==> flow/design.v <==
module bcd_divider(
    input clk,              
    input rst,              
    input start,            
    input [15:0] dividend,  
    input [15:0] divisor,   
    output [15:0] quotient, 
    output [15:0] remainder, 
    output end_division     
);
    wire rged, muxr, muxq, loadq, loadr;
    bcd_divider_control uc (
        .start(start),
        .rged(rged),
        .clk(clk),
        .rst(rst),
        .muxr(muxr),
        .muxq(muxq),
        .loadq(loadq),
        .loadr(loadr),
        .end_division(end_division)
    );
    bcd_divider_df dataflow (
        .dividend(dividend),
        .divisor(divisor),
        .muxr(muxr),
        .muxq(muxq),
        .clk(clk),
        .rst(rst),
        .loadq(loadq),
        .loadr(loadr),
        .quotient(quotient),
        .remainder(remainder),
        .rged(rged)
    );
endmodule
module bcd_divider_df (
    input [15:0] dividend,   
    input [15:0] divisor,    
    input muxr,              
    input muxq,              
    input clk,               
    input rst,               
    input loadq,             
    input loadr,             
    output reg [15:0] quotient,  
    output reg [15:0] remainder, 
    output rged              
);
    wire [15:0] muxRresult;
    wire [15:0] muxQresult;
    wire [15:0] sumResult;
    wire [15:0] subtractorResult;
    wire [15:0] subA;
    wire [15:0] addA;
    wire bout;
    wire cout;  
    assign subA = remainder;
    assign addA = quotient;
    bcd_subtractor_4digits subtrator
    (
        .a(remainder),
        .b(divisor),
        .bin(1'b0),
        .diff(subtractorResult),
        .bout(bout)
    );
    bcd_adder_4digits somador
    (
        .a(quotient),
        .b(16'b0001),
        .cin(1'b0),
        .sum(sumResult),
        .cout(cout)
    );
    assign muxQresult = muxq ? sumResult : 16'b0;
    assign muxRresult = muxr ? subtractorResult : dividend;
    bcd_comparator_4digits comparador(
        .a(remainder),
        .b(divisor),
        .a_ge_b(rged)
    );
    always @(posedge clk or posedge rst)
    begin
        if (rst)
        begin
            remainder <= 16'b0;
            quotient <= 16'b0;
        end
        else 
        begin
        if (loadr)
        remainder <= muxRresult;
         if (loadq)
        quotient <= muxQresult;
        end
    end
endmodule
module bcd_divider_control(
    input start,         
    input rged,          
    input clk,           
    input rst,           
    output reg muxr,     
    output reg muxq,     
    output reg loadq,    
    output reg loadr,    
    output reg end_division  
);
localparam parado = 2'b00;
localparam processando = 2'b01;
localparam termino = 2'b10;
reg [1:0] atual, proximo;
always @(posedge clk or posedge rst) begin
    if (rst)
        atual <= parado;
    else
        atual <= proximo; 
end
always @(atual, start, rged) begin
    case (atual)
        parado: proximo = start ? processando : parado;
        processando: proximo = rged ? processando : termino;
        termino: proximo = parado;
        default: proximo = parado;
    endcase
end
always @(*) begin
    muxr = 0;
    muxq = 0;
    loadq = 0;
    loadr = 0;
    end_division = 0;
    case (atual)
        parado: begin
            muxr = 0;
            muxq = 0;
            loadr = 1; 
            loadq = 1;
        end
        processando: begin
            muxq = 1;
            if (rged) begin
                loadr = 1;
                loadq = 1;
            end else begin
                loadr = 0;
                loadq = 0;
            end
            muxr = rged;
        end
        termino: begin
            loadr = 0;
            loadq = 0;
            end_division = 1; 
        end
    endcase
end
endmodule
module bcd_adder_4digits (
input [15:0] a,  
input [15:0] b,  
input cin,  
output [15:0] sum,  
output cout  
);
wire [3:0] sum_0, sum_1, sum_2, sum_3;
wire carry_0, carry_1, carry_2, carry_3;
bcd_adder primeiro (
    .num1(a[3:0]),
    .num2(b[3:0]),
    .cin(cin),
    .cout(carry_0),
    .res(sum_0)
);
bcd_adder segundo (
    .num1(a[7:4]),
    .num2(b[7:4]),
    .cin(carry_0),
    .cout(carry_1),
    .res(sum_1)
);
bcd_adder terceiro (
    .num1(a[11:8]),
    .num2(b[11:8]),
    .cin(carry_1),
    .cout(carry_2),
    .res(sum_2)
);
bcd_adder quarto (
    .num1(a[15:12]),
    .num2(b[15:12]),
    .cin(carry_2),
    .cout(carry_3),
    .res(sum_3)
);
assign sum = {sum_3, sum_2, sum_1, sum_0};
assign cout = carry_3;
endmodule
module somadorCompleto(
    input [0:0]a,
    input [0:0]b,
    input [0:0]cin,
    output cout,
    output res
);
assign cout = (a&b)|(a&cin)|(b&cin);
assign res = a ^ b ^ cin;
endmodule
module somador4bits(
    input [3:0]s1,
    input [3:0]s2,
    input [0:0]cin,
    output [0:0]cout,
    output [3:0]res
);
wire aux [3:0];
genvar i;
generate
    for(i = 0; i < 4; i = i+1) begin
        if(i == 0) begin
            somadorCompleto fa(
                s1[0],
                s2[0],
                cin[0],
                aux[0],
                res[0]
            );
        end
        else begin
            somadorCompleto fa(
                s1[i],
                s2[i],
                aux[i-1],
                aux[i],
                res[i]
            );
        end
    end
endgenerate
assign cout = aux[3];
endmodule
module bcd_adder(
input [3:0]num1,
input [3:0]num2,
input cin,
output cout,
output [3:0] res
);
wire [3:0] soma;
wire carrysum;
wire carrybcd;
wire verificador;
somador4bits antes(
    num1,
    num2,
    cin,
    carrysum,
    soma
);
assign verificador = ((soma > 4'b1001) || carrysum);
somador4bits corrigido(
    soma,
    verificador ? 4'b0110 : 4'b0000,
    1'b0,
    carrybcd,
    res
);
assign cout = carrysum || carrybcd;
endmodule
module bcd_subtractor_4digits (
    input [15:0] a,          
    input [15:0] b,          
    input bin,               
    output [15:0] diff,      
    output bout              
);
    wire bout0, bout1, bout2, bout3;
    bcd_subtractor primeiro (
        a[3:0],      
        b[3:0],      
        bin,         
        bout0,       
        diff[3:0]    
    );
    bcd_subtractor segundo (
        a[7:4],      
        b[7:4],      
        bout0,       
        bout1,       
        diff[7:4]
    );
    bcd_subtractor terceiro (
        a[11:8],     
        b[11:8],     
        bout1,       
        bout2,       
        diff[11:8]   
    );
    bcd_subtractor quarto (
        a[15:12],
        b[15:12],    
        bout2,       
        bout3,       
        diff[15:12]
    );
    assign bout = bout3;
endmodule
module subtrator4bits (
    input [3:0] n1,  
    input [3:0] n2,        
    input bin,           
    output bout,          
    output [3:0] res       
);
    wire [4:0] full_res;
    assign full_res = {1'b0, n1} - {1'b0, n2} - bin;
    assign res = full_res[3:0];
    assign bout = full_res[4];
endmodule
module bcd_subtractor(
    input [3:0] num1,    
    input [3:0] num2,    
    input bin,          
    output bout,        
    output [3:0] res    
);
    wire [3:0] sub;       
    wire borrow_sub;      
    wire borrow_bcd;      
    wire verificador;     
    subtrator4bits inicial(
        num1,         
        num2,         
        bin,          
        borrow_sub,   
        sub           
    );
    assign verificador = borrow_sub || (sub >= 4'b1010);
    subtrator4bits corrigido(
        sub,                  
        (verificador ? 4'b0110 : 4'b0000), 
        1'b0,                
        borrow_bcd,           
        res                   
    );
    assign bout = borrow_sub || borrow_bcd;
endmodule
module bcd_comparator_4digits (
    input [15:0] a,  
    input [15:0] b,  
    output a_ge_b    
);
    wire t0, t1, t2, t3; 
    wire i0, i1, i2;   
    assign t0 = a[15:12] > b[15:12];
    assign t1 = a[11:8] > b[11:8];
    assign t2 = a[7:4] > b[7:4];
    assign t3 = a[3:0] > b[3:0];
    assign i0 = a[15:12] == b[15:12];
    assign i1 = (i0 && (a[11:8] == b[11:8]));
    assign i2 = (i1 && (a[7:4] == b[7:4]));
    assign a_ge_b = t0 || (i0 && t1) || (i1 && t2) || (i2 && (t3 || (a[3:0] == b[3:0])));
endmodule
; ---- Reports on bcd_divider
; Tool output for the design above, in the order of the flow.
; Line numbers count from 1 in the design file above.
; Library cell names are shortened.
; The mark - stands for no value.
[setup]
design = bcd_divider
clock_port = clk
cell_library = sky130hd
pvt_corner = tt_025C_1v80

; ---- Word level
; Counts by Yosys on the flattened word-level netlist (proc, flatten, opt, wreduce). Print and check cells are left out. Cells with the same type and inputs are merged into one.
[word_totals]
ff_bits = 34
[classes]
muxes = 18
n_cmp = 12
n_logic = 118
add_sub_neg = 11
n_reduce_logical = 24
equal = 6
[ops]
columns = cell, count
row1 = 1-bit bitwise AND, 46
row2 = 1-bit XOR, 39
row3 = 16-bit two-way mux, 2
row4 = 3-bit two-way mux, 8
row5 = 1-bit bitwise OR, 22
row6 = 4-bit by 4-bit subtractor with 5-bit output, 4
row7 = 1-bit logical OR, 18
row8 = 4-bit > comparator, 4
row9 = 4-bit >= comparator with constant B, 4
row10 = 4-bit > comparator with constant B, 4
row11 = 4-bit equality test, 4
row12 = 4-bit by 3-bit subtractor with 5-bit output, 3
row13 = 5-bit by 1-bit subtractor with 5-bit output, 3
row14 = 1-bit logical AND, 5
row15 = 1-bit two-way mux, 5
row16 = 1-bit XOR with constant B, 4
row17 = 4-bit by 3-bit subtractor with 4-bit output, 1
row18 = 2-bit case mux with 2-bit select, 1
row19 = 1-bit bitwise AND with constant A, 3
row20 = 1-bit bitwise AND with constant B, 3
row21 = 2-bit by 1-bit equality test with 1-bit output with constant B, 1
row22 = 2-bit equality test with constant B, 1
row23 = 2-bit logical NOT, 1
row24 = 1-bit case mux with 2-bit select, 1
row25 = 2-bit two-way mux, 1
row26 = 1-bit NOT, 1

; ---- Longest topological paths
; Depth = most cells in a row (Yosys ltp): at word level without a register or memory, in the mapped netlist without a sequential cell, where the memories' decode and read muxes count.
[logic_depth]
ltp_word = 69
ABC_AREA = 0
depth_mapped = 48

; ---- Mapped cells and area
; Source: synth_stat.txt of the flow (Yosys; design flattened, memories mapped). It holds for the ABC_AREA given above (unset counts as 0); a run with the other value may have another netlist.
[types]
columns = cell, count, type_area_um2
row1 = dfrtp_1, 34, 850.816
row2 = ha_1, 66, 825.792
row3 = fa_1, 14, 280.269
row4 = mux2i_1, 24, 240.23
row5 = inv_1, 62, 232.723
row6 = buf_4, 17, 127.622
row7 = xnor2_1, 14, 122.618
row8 = a22o_1, 12, 105.101
row9 = o21ai_0, 20, 100.096
row10 = xor2_1, 9, 78.826
row11 = mux2_2, 6, 67.565
row12 = nand2b_1, 8, 50.048
row13 = a21o_1, 5, 37.536
row14 = nand2_1, 10, 37.536
row15 = nor2_1, 10, 37.536
row16 = a21oi_1, 7, 35.034
row17 = a2111oi_4, 1, 27.526
row18 = dfstp_2, 1, 26.275
; Not listed: further types 20, cells in them 29.
[synth_totals]
n_buf = 22
seq_area_um2 = 877.1
cells = 349
ff_cells = 35
yosys_area_um2 = 3533.4
; By module: a second synthesis without flattening, with its own total; a netlist apart from the flattened one above.
[hier_totals]
cells_unflattened = 435
hier_area_um2 = 4355.4
; Each row is one instance without its submodules.
[modules]
columns = module, n_cells, instances, mod_seq_area_um2, area_um2
row1 = subtrator4bits, 24, 8, 0.0, 207.7
row2 = bcd_divider_df, 109, 1, 800.8, 1335.0
row3 = somadorCompleto, 1, 32, 0.0, 20.0
row4 = bcd_comparator_4digits, 59, 1, 0.0, 416.6
row5 = bcd_divider_control, 11, 1, 76.3, 131.4
row6 = bcd_adder, 4, 4, 0.0, 21.3
row7 = bcd_subtractor, 4, 4, 0.0, 21.3
row8 = bcd_adder_4digits, 0, 1, 0.0, 0.0
row9 = bcd_divider, 0, 1, 0.0, 0.0
row10 = bcd_subtractor_4digits, 0, 1, 0.0, 0.0
row11 = somador4bits, 0, 8, 0.0, 0.0

; ---- Worst setup path after synthesis
; OpenSTA on the mapped netlist: ideal clock, no wires. The path of least setup slack (recovery checks aside). Input and output delay are each 20% of the period. Register names are those of the netlist, which keeps one name where synthesis merged equal registers.
[synth_path]
path_kind = input to register
start = input divisor[1]
end = register dataflow.remainder[14]
required_ns = 9.975
setup_time_ns = 0.125
path_stages = 42
clock_period_ns = 10.1
path_delay_ns = 7.760
in_delay_ns = 2.020
launch_ns = 2.020
setup_slack_ns = 0.320
arrival_ns = 9.655
period_less_setup_slack_ns = 9.78
; "path_delay_ns" is the arrival time less input delay plus setup time.
; "path_stages": output pins that drive a net of the path, with the launching flip-flop's if there is one; two outputs of one cell count as two.
; "period_less_setup_slack_ns" is the clock period less the worst setup slack; recovery checks do not enter. This is arithmetic on one report: input and output delays are still those of the set period (20% each).
; Between the ends stands the longest chain of elaborated cells between them, by number of cells; it is not shown to be the way that was timed. Of several equally long chains one is given.
; A line is the first line of the expression or statement that the cell stems from. Yosys adds cells for indexed reads and writes and turns some case tables into memories.
[synth_via]
path_cell_list = inv_1 ha_1 a21o_1 a21oi_1 xnor2_1 o21ai_0 and2_1 ha_1 a21o_1 o21ai_0 fa_1 ha_1 o21ai_0 nand3b_1 xnor2_1 o21ai_0 inv_1 ha_1 [6 not listed] nand3b_1 xnor2_1 o21ai_0 inv_1 ha_1 a21oi_1 nand2_1 nand2_1 fa_1 ha_1 o21ai_0 nand3b_1 xnor2_1 o21ai_0 ha_1 inv_1 fa_1 mux2_2
elab_chain_len = 24
[synth_rtl]
columns = element, line
row1 = "start, declared", 6  ; input [15:0] divisor,
row2 = 4-bit by 4-bit subtractor with 5-bit output, 317  ; assign full_res = {1'b0, n1} - {1'b0, n2} - bin;
row3 = 4-bit >= comparator, 339  ; assign verificador = borrow_sub || (sub >= 4'b1010);
row4 = 1-bit logical OR, 339
row5 = 3-bit two-way mux, 342  ; (verificador ? 4'b0110 : 4'b0000),
row6 = 4-bit by 3-bit subtractor with 5-bit output, 317
row7 = 1-bit logical OR, 347  ; assign bout = borrow_sub || borrow_bcd;
row8 = 5-bit by 1-bit subtractor with 5-bit output, 317
row9 = [10 not listed], -
row10 = 1-bit logical OR, 347
row11 = 5-bit by 1-bit subtractor with 5-bit output, 317
row12 = 4-bit >= comparator, 339
row13 = 1-bit logical OR, 339
row14 = 3-bit two-way mux, 342
row15 = 4-bit by 3-bit subtractor with 4-bit output, 317
row16 = 16-bit two-way mux, 77  ; assign muxRresult = muxr ? subtractorResult : dividend;
row17 = "end, assigned", 87  ; remainder <= 16'b0;
row18 = "end, assigned", 93  ; remainder <= muxRresult;
row19 = "end, declared", 47  ; output reg [15:0] remainder,

; ---- Timing after layout
; Path of least setup slack in the final report of flow run A (OpenROAD, finished layout, wires in). Where an end is a register, its clock arrival counts in the times.
[layout_path]
path_kind = input to register
start = input divisor[1]
end = register dataflow.remainder[14]
setup_slack_ns = 1.13
launch_ns = 2.44
required_ns = 12.38
in_delay_ns = 2.44
arrival_ns = 11.25
clock_period_ns = 12.2
setup_time_ns = 0.11
path_stages = 43
; Between the ends stands the longest chain of elaborated cells between them, by number of cells; it is not shown to be the way that was timed. Of several equally long chains one is given.
[layout_via]
path_cell_list = clkdlybuf4s50_1 inv_1 ha_1 a21o_1 a21oi_1 xnor2_1 o21ai_0 and2_1 ha_1 a21o_1 o21ai_0 fa_1 ha_1 o21ai_0 nand3b_1 xnor2_1 o21ai_0 inv_1 [7 not listed] nand3b_1 xnor2_1 o21ai_0 inv_1 ha_1 a21oi_1 nand2_1 nand2_1 fa_1 ha_1 o21ai_0 nand3b_1 xnor2_1 o21ai_0 ha_1 inv_1 fa_1 mux2_2
elab_chain_len = 24
[layout_rtl]
columns = element, line
row1 = "start, declared", 6  ; input [15:0] divisor,
row2 = 4-bit by 4-bit subtractor with 5-bit output, 317  ; assign full_res = {1'b0, n1} - {1'b0, n2} - bin;
row3 = 4-bit >= comparator, 339  ; assign verificador = borrow_sub || (sub >= 4'b1010);
row4 = 1-bit logical OR, 339
row5 = 3-bit two-way mux, 342  ; (verificador ? 4'b0110 : 4'b0000),
row6 = 4-bit by 3-bit subtractor with 5-bit output, 317
row7 = 1-bit logical OR, 347  ; assign bout = borrow_sub || borrow_bcd;
row8 = 5-bit by 1-bit subtractor with 5-bit output, 317
row9 = [10 not listed], -
row10 = 1-bit logical OR, 347
row11 = 5-bit by 1-bit subtractor with 5-bit output, 317
row12 = 4-bit >= comparator, 339
row13 = 1-bit logical OR, 339
row14 = 3-bit two-way mux, 342
row15 = 4-bit by 3-bit subtractor with 4-bit output, 317
row16 = 16-bit two-way mux, 77  ; assign muxRresult = muxr ? subtractorResult : dividend;
row17 = "end, assigned", 87  ; remainder <= 16'b0;
row18 = "end, assigned", 93  ; remainder <= muxRresult;
row19 = "end, declared", 47  ; output reg [15:0] remainder,

## Implementation results

Settings and measured results of 2 stored flow runs for module bcd_divider (sky130hd), not sorted in any way. The constraints put input and output delay at 20% of the set period each and load the outputs with 0.01 pF.
"period_reached_ns" means the clock period less the worst setup slack. The figure is calculated, with input and output delays left at 20% of the set period.
"final_power_uw": no workload was simulated; the value follows from the tool's default switching activity.

# flow run A
==> flow/run.sh <==
#!/bin/bash
# the make line also repeats the synthesis and layout settings of config.mk as NAME=value (left out here)
make -C /OpenROAD-flow-scripts/flow DESIGN_CONFIG=/design/flow/config.mk WORK_HOME=/design/flow/orfs CLKGATE_MAP_FILE= finish
==> flow/config.mk <==
export PLATFORM = sky130hd
export DESIGN_NAME = bcd_divider
export DESIGN_NICKNAME = bcd_divider
export VERILOG_FILES = /design/flow/design.v
export SDC_FILE = /design/flow/constraint.sdc
export NUM_CORES = 4
export LEC_CHECK = 0
export CAP_MARGIN = 20
export CORE_MARGIN = 2
export CORE_UTILIZATION = 40
export SLEW_MARGIN = 20
==> flow/constraint.sdc <==
create_clock -name core_clock -period 12.2 [get_ports {clk}]
set_input_delay 2.4400 -clock core_clock [delete_from_list [all_inputs] [get_ports {clk}]]
set_output_delay 2.4400 -clock core_clock [all_outputs]
set_load 0.01 [all_outputs]

==> flow run A: results <==
final_power_uw=1242
timing.setup.ws_ns=1.130
tns_setup_ns=0.000
hold_ws_ns=0.496
stdcell_area_um2=4274.1
period_reached_ns=11.070
finalUtil_frac=0.495
synthArea_um2=3533.4
design_die_area_um2=9601.1

# flow run B
==> flow/run.sh <==
#!/bin/bash
# the make line also repeats the synthesis and layout settings of config.mk as NAME=value (left out here)
make -C /OpenROAD-flow-scripts/flow DESIGN_CONFIG=/design/flow/config.mk WORK_HOME=/design/flow/orfs CLKGATE_MAP_FILE= finish
==> flow/config.mk <==
export PLATFORM = sky130hd
export DESIGN_NAME = bcd_divider
export DESIGN_NICKNAME = bcd_divider
export VERILOG_FILES = /design/flow/design.v
export SDC_FILE = /design/flow/constraint.sdc
export NUM_CORES = 4
export LEC_CHECK = 0
export ABC_AREA = 1
export CAP_MARGIN = 40
export CELL_PAD_IN_SITES_GLOBAL_PLACEMENT = 3
export CORE_ASPECT_RATIO = 0.53
export CORE_MARGIN = 2
export CORE_UTILIZATION = 33
export HOLD_SLACK_MARGIN = -0.04
export PLACE_DENSITY = 0.52
export SETUP_SLACK_MARGIN = -0.99
export SLEW_MARGIN = 20
==> flow/constraint.sdc <==
create_clock -name core_clock -period 12.1 [get_ports {clk}]
set_input_delay 2.4200 -clock core_clock [delete_from_list [all_inputs] [get_ports {clk}]]
set_output_delay 2.4200 -clock core_clock [all_outputs]
set_load 0.01 [all_outputs]

==> flow run B: results <==
final_power_uw=1381
timing.setup.ws_ns=1.414
tns_setup_ns=0.000
hold_ws_ns=0.491
stdcell_area_um2=4770.8
period_reached_ns=10.686
finalUtil_frac=0.42
synthArea_um2=3902.5
design_die_area_um2=12756.2
